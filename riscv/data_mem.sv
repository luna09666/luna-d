==> flow/design.v <==
`timescale 1ns / 1ps
module datamemory#(
    parameter ADDR_WIDTH = 32,
    parameter DATA_WIDTH = 32
)(
    input  logic                     clock,
	input  logic                     read_en,
    input  logic                     write_en,
    input  logic [ADDR_WIDTH -1 : 0] address,    
    input  logic [DATA_WIDTH -1 : 0] data_in,    
    input  logic [2:0]               funct3,     
    output logic [DATA_WIDTH -1 : 0] data_out    
);
    logic[31:0]RAM[127:0];
    integer i;
        initial
        begin
            for (i = 0; i < 128; i = i + 1) RAM[i] <=0;
        end
    always_ff @(posedge clock)
        if(write_en) 
            case (funct3)
                3'b000:  
                    RAM[address[31:2]]<={data_in[7]?8'hff:8'h00,data_in[7:0]};
                3'b001:  
                    RAM[address[31:2]]<={data_in[15]?16'hffff:16'h0000,data_in[15:0]};
                3'b010:  
                    RAM[address[31:2]]<=data_in;
                default: 
                    RAM[address[31:2]]<=32'bx;
            endcase
        else
            RAM[data_in[31:2]]<=32'bx;
      always@(*)
        if(read_en)  
            case (funct3)
                3'b000:  
                    data_out<={RAM[address[31:2]][7]?8'hff:8'h00,RAM[address[31:2]][7:0]};
                3'b001:  
                    data_out<={RAM[address[31:2]][15]?16'hffff:16'h0000,RAM[address[31:2]][15:0]};
                3'b010:  
                    data_out<=RAM[address[31:2]];
                3'b100:  
                    data_out<={8'h00,RAM[address[31:2]][7:0]};
                3'b101:  
                    data_out<={16'h0000,RAM[address[31:2]][15:0]};
                default: 
                    data_out<=32'bx;
            endcase
        else
            data_out<=32'bx;
endmodule
# Tool chain data of datamemory

Tool output for the design above, in the order of the flow.
Line numbers count from 1 in the design file above.
Operators: Yosys type, input widths -> output width; for muxes data width and select width s.
A cell with n/a has no value.

Top: datamemory
Clock port: clock
Cell library: sky130hd
Corner: tt_025C_1v80

# Word-level counts

Yosys after proc, flatten, opt, wreduce and memory -nomap, before mapping. Enables and synchronous resets that opt folds into registers are not counted as muxes. Memory bits, and registers merged into a memory's read port (data or address), are not among the register bits. Print and check cells are not counted. Equal cells are merged and count once.
Yosys's memory passes give these memory sizes; they may raise the number of words (mostly to a power of two), join words into wider ones and drop unused or constant bits.

Flip-flop bits (word level): 0
Bits in writable memories: 4,096
Word-level cells: 39
Memory cells: 1
Output and inout port bits: 32

Reductions and logical operators: 3
Bitwise operators: 3
Multiplexer cells: 28
Eq/ne operators: 4

Memories:

| memory | words | bits a word | read ports | write ports | RTL line | text |
| RAM    | 128   | 32          | 1          | 1           | 14       | `logic[31:0]RAM[127:0];` |

Operators with widths:

| kind               | count |
| $mux 32            | 11 |
| $pmux 32 s5        | 1 |
| $reduce_or 32->1   | 1 |
| $mux 16            | 2 |
| $mux 8             | 2 |
| $mux 7             | 2 |
| $mux 1             | 10 |
| $eq 3x3->1 const B | 2 |
| $or 1x1->1         | 3 |
| $eq 3x1->1 const B | 1 |
| $eq 3x2->1 const B | 1 |
| $logic_not 3->1    | 1 |
| $reduce_or 3->1    | 1 |

# Depth

Yosys ltp: most cells in a row. Word level: on the elaborated netlist, between registers, memories and ports. Mapped: between sequential cells and ports; inverters and the memories' decode and read muxes count.

Depth after elaboration: 7
ABC_AREA: 0
Mapped depth: 17
Gate-level depth less buffers: 8

# Netlist

Yosys stat after the flow's synthesis: flattened, memories mapped to cells. It holds for the ABC_AREA given above (unset counts as 0); a run with the other value may have another netlist.
Totals and module areas in this step are rounded.

Cells by type:

| cell                      | count | area in all (um^2) |
| sky130_fd_sc_hd__edfxtp_1 | 4,096 | 1.23E+05 |
| sky130_fd_sc_hd__mux4_2   | 1,170 | 2.64E+04 |
| sky130_fd_sc_hd__mux2i_1  | 188   | 1.88E+03 |
| sky130_fd_sc_hd__clkbuf_1 | 168   | 630.605 |
| sky130_fd_sc_hd__nand2_1  | 156   | 585.562 |
| sky130_fd_sc_hd__o221ai_1 | 64    | 560.538 |
| sky130_fd_sc_hd__nor2_1   | 148   | 555.533 |
| sky130_fd_sc_hd__mux4_1   | 18    | 472.954 |
| sky130_fd_sc_hd__buf_2    | 87    | 435.418 |
| sky130_fd_sc_hd__o22ai_1  | 58    | 362.848 |
| sky130_fd_sc_hd__buf_4    | 38    | 285.274 |
| sky130_fd_sc_hd__a21oi_1  | 53    | 265.254 |
| sky130_fd_sc_hd__buf_6    | 20    | 225.216 |
| sky130_fd_sc_hd__a211o_1  | 14    | 122.618 |
| sky130_fd_sc_hd__nand3_1  | 23    | 115.11 |
| sky130_fd_sc_hd__buf_1    | 28    | 105.101 |
| sky130_fd_sc_hd__o21ai_0  | 17    | 85.082 |
| sky130_fd_sc_hd__buf_8    | 5     | 75.072 |

Not listed: further types 33, cells in them 117.

Cell area after synthesis: 157,000 um^2
Cell count: 6,468
Buffer cells: 350
Flip-flop cells: 4,096

# Timing after synthesis

OpenSTA on the mapped netlist: ideal clock, no wires. The path of least setup slack (recovery checks aside). Input and output delay are each 20% of the period. Register names are those of the netlist, which keeps one name where synthesis merged equal registers.

Path type: input-to-reg
Start: input address[4]
End: memory RAM[46][0]
Arrival time: 4,632 ps
Stages on the path: 12
Path delay: 4,105 ps
Launch time at the first pin: 948 ps
Input delay: 948 ps
Required time: 4,319 ps
Period: 4,740 ps
Path slack: -314 ps
Period reached after synthesis: 5,054 ps

"path delay" is the arrival time less input delay plus setup time.
"stages on the path" counts driving pins, that of a launching flip-flop among them; a cell with two outputs on the path counts twice.
"period reached after synthesis" = period - worst setup slack (recovery checks aside). The figure is calculated, with input and output delays left at 20% of the set period.
Between the ends stands the longest chain of elaborated cells between them, by number of cells; it is not shown to be the way that was timed. Of several equally long chains one is given.
Each line given opens the expression or statement behind the cell; cells for indexed reads and writes are added by Yosys, which also makes memories of some case tables.

Cells stage by stage: sky130_fd_sc_hd__buf_2 sky130_fd_sc_hd__buf_2 sky130_fd_sc_hd__buf_2 sky130_fd_sc_hd__buf_2 sky130_fd_sc_hd__buf_2 sky130_fd_sc_hd__buf_2 sky130_fd_sc_hd__buf_1 sky130_fd_sc_hd__nand3_1 sky130_fd_sc_hd__o21ai_0 sky130_fd_sc_hd__nand2_1 sky130_fd_sc_hd__clkbuf_1 sky130_fd_sc_hd__nor2_1
Length of the longest elaborated chain: 1
Elaborated cells between the ends (all ways): 1
RTL lines with such cells: 0
Those cells by class: 1 x mux

RTL lines, path post-synthesis:

| item        | RTL line | text |
| from (decl) | 9        | `input  logic [ADDR_WIDTH -1 : 0] address,` |
| $mux 7      | n/a      |  |
| to (decl)   | 14       | `logic[31:0]RAM[127:0];` |

# Path in the finished layout

From the final timing report of run 1: the path of least setup slack in the routed layout; clock arrival at registers is part of the times.
The path's times are printed in steps of 10 ps; the period is the one set.

Path type: input-to-output
Start: input address[2]
End: output data_out[22]
Input delay: 850 ps
Required time: 3,410 ps
Launch time at the first pin: 850 ps
Arrival time: 3,890 ps
Stages on the path: 11
Period: 4,260 ps
Path slack: -490 ps

Between the ends stands the longest chain of elaborated cells between them, by number of cells; it is not shown to be the way that was timed. Of several equally long chains one is given.
A memory read counts as a cell of the chain, while the word-level depth stops at memories.

Cells stage by stage: sky130_fd_sc_hd__buf_16 sky130_fd_sc_hd__buf_16 sky130_fd_sc_hd__buf_12 sky130_fd_sc_hd__buf_16 sky130_fd_sc_hd__buf_6 sky130_fd_sc_hd__mux4_2 sky130_fd_sc_hd__mux4_2 sky130_fd_sc_hd__mux4_2 sky130_fd_sc_hd__a21oi_4 sky130_fd_sc_hd__nand2_4 sky130_fd_sc_hd__buf_6
Length of the longest elaborated chain: 4
Elaborated cells between the ends (all ways): 4
RTL lines with such cells: 4
Those cells by class: 3 x mux; 1 x memory

RTL lines, path post-layout:

| item           | RTL line | text |
| from (decl)    | 9        | `input  logic [ADDR_WIDTH -1 : 0] address,` |
| $mem_v2 128x32 | 14       | `logic[31:0]RAM[127:0];` |
| $mux 16        | 40       | `data_out<={RAM[address[31:2]][15]?16'hffff:16'h0000,RAM[address[31:2]][15:0]};` |
| $pmux 32 s5    | 36       | `case (funct3)` |
| $mux 32        | 35       | `if(read_en)` |
| to (decl)      | 12       | `output logic [DATA_WIDTH -1 : 0] data_out` |

Subject: datamemory on sky130hd, stored results

Hello all,

Flow measurements of datamemory on sky130hd: 2 stored runs with different settings, listed in no order. Input and output delays are each 20% of the period that was set; the output load is 0.01 pF.
By "achieved period" is meant the clock period of the run minus its worst setup slack. This is arithmetic on one report: input and output delays are still those of the set period (20% each).
"worst path time" is the time allowed to the run's worst setup path (the clock period less input and output delay, where it has them) less its slack. Clock arrival times count: a late capture clock shortens it, a late launch clock lengthens it.
"total power after layout": no workload was simulated; the value follows from the tool's default switching activity.
"worst path time" is known to 10 ps.
Measured values are rounded.
A setting shown as - is not set for that run.

| item                                   | run 1           | run 2           |
| period_ns                              | 4.26            | 3.1             |
| CAP_MARGIN                             | 20              | 20              |
| CORE_MARGIN                            | 2               | 4               |
| CORE_UTILIZATION                       | 40              | 21              |
| SLEW_MARGIN                            | 20              | 15              |
| PLACE_DENSITY_LB_ADDON                 | -               | 0.17            |
| CORE_ASPECT_RATIO                      | -               | 1.42            |
| CELL_PAD_IN_SITES_GLOBAL_PLACEMENT     | -               | 0               |
| MAX_ROUTING_LAYER                      | -               | met4            |
| area of the die (um^2)                 | 397,000         | 762,000         |
| worst slack on setup checks (ps)       | -486            | -1,750          |
| standard-cell area after layout (um^2) | 189,000         | 202,000         |
| worst hold slack (ps)                  | 321             | 115             |
| total power after layout (mW)          | 85.2            | 119             |
| achieved period (ps)                   | 4,746           | 4,854           |
| post-layout utilization (%)            | 48.3            | 27.0            |
| post-route setup TNS (ps)              | -11,800         | -49,200         |
| worst path time (ps)                   | 3,040           | 3,610           |
| worst setup path type                  | input-to-output | input-to-output |
| netlist area reported by Yosys (um^2)  | 157,000         | 157,000         |

Thanks
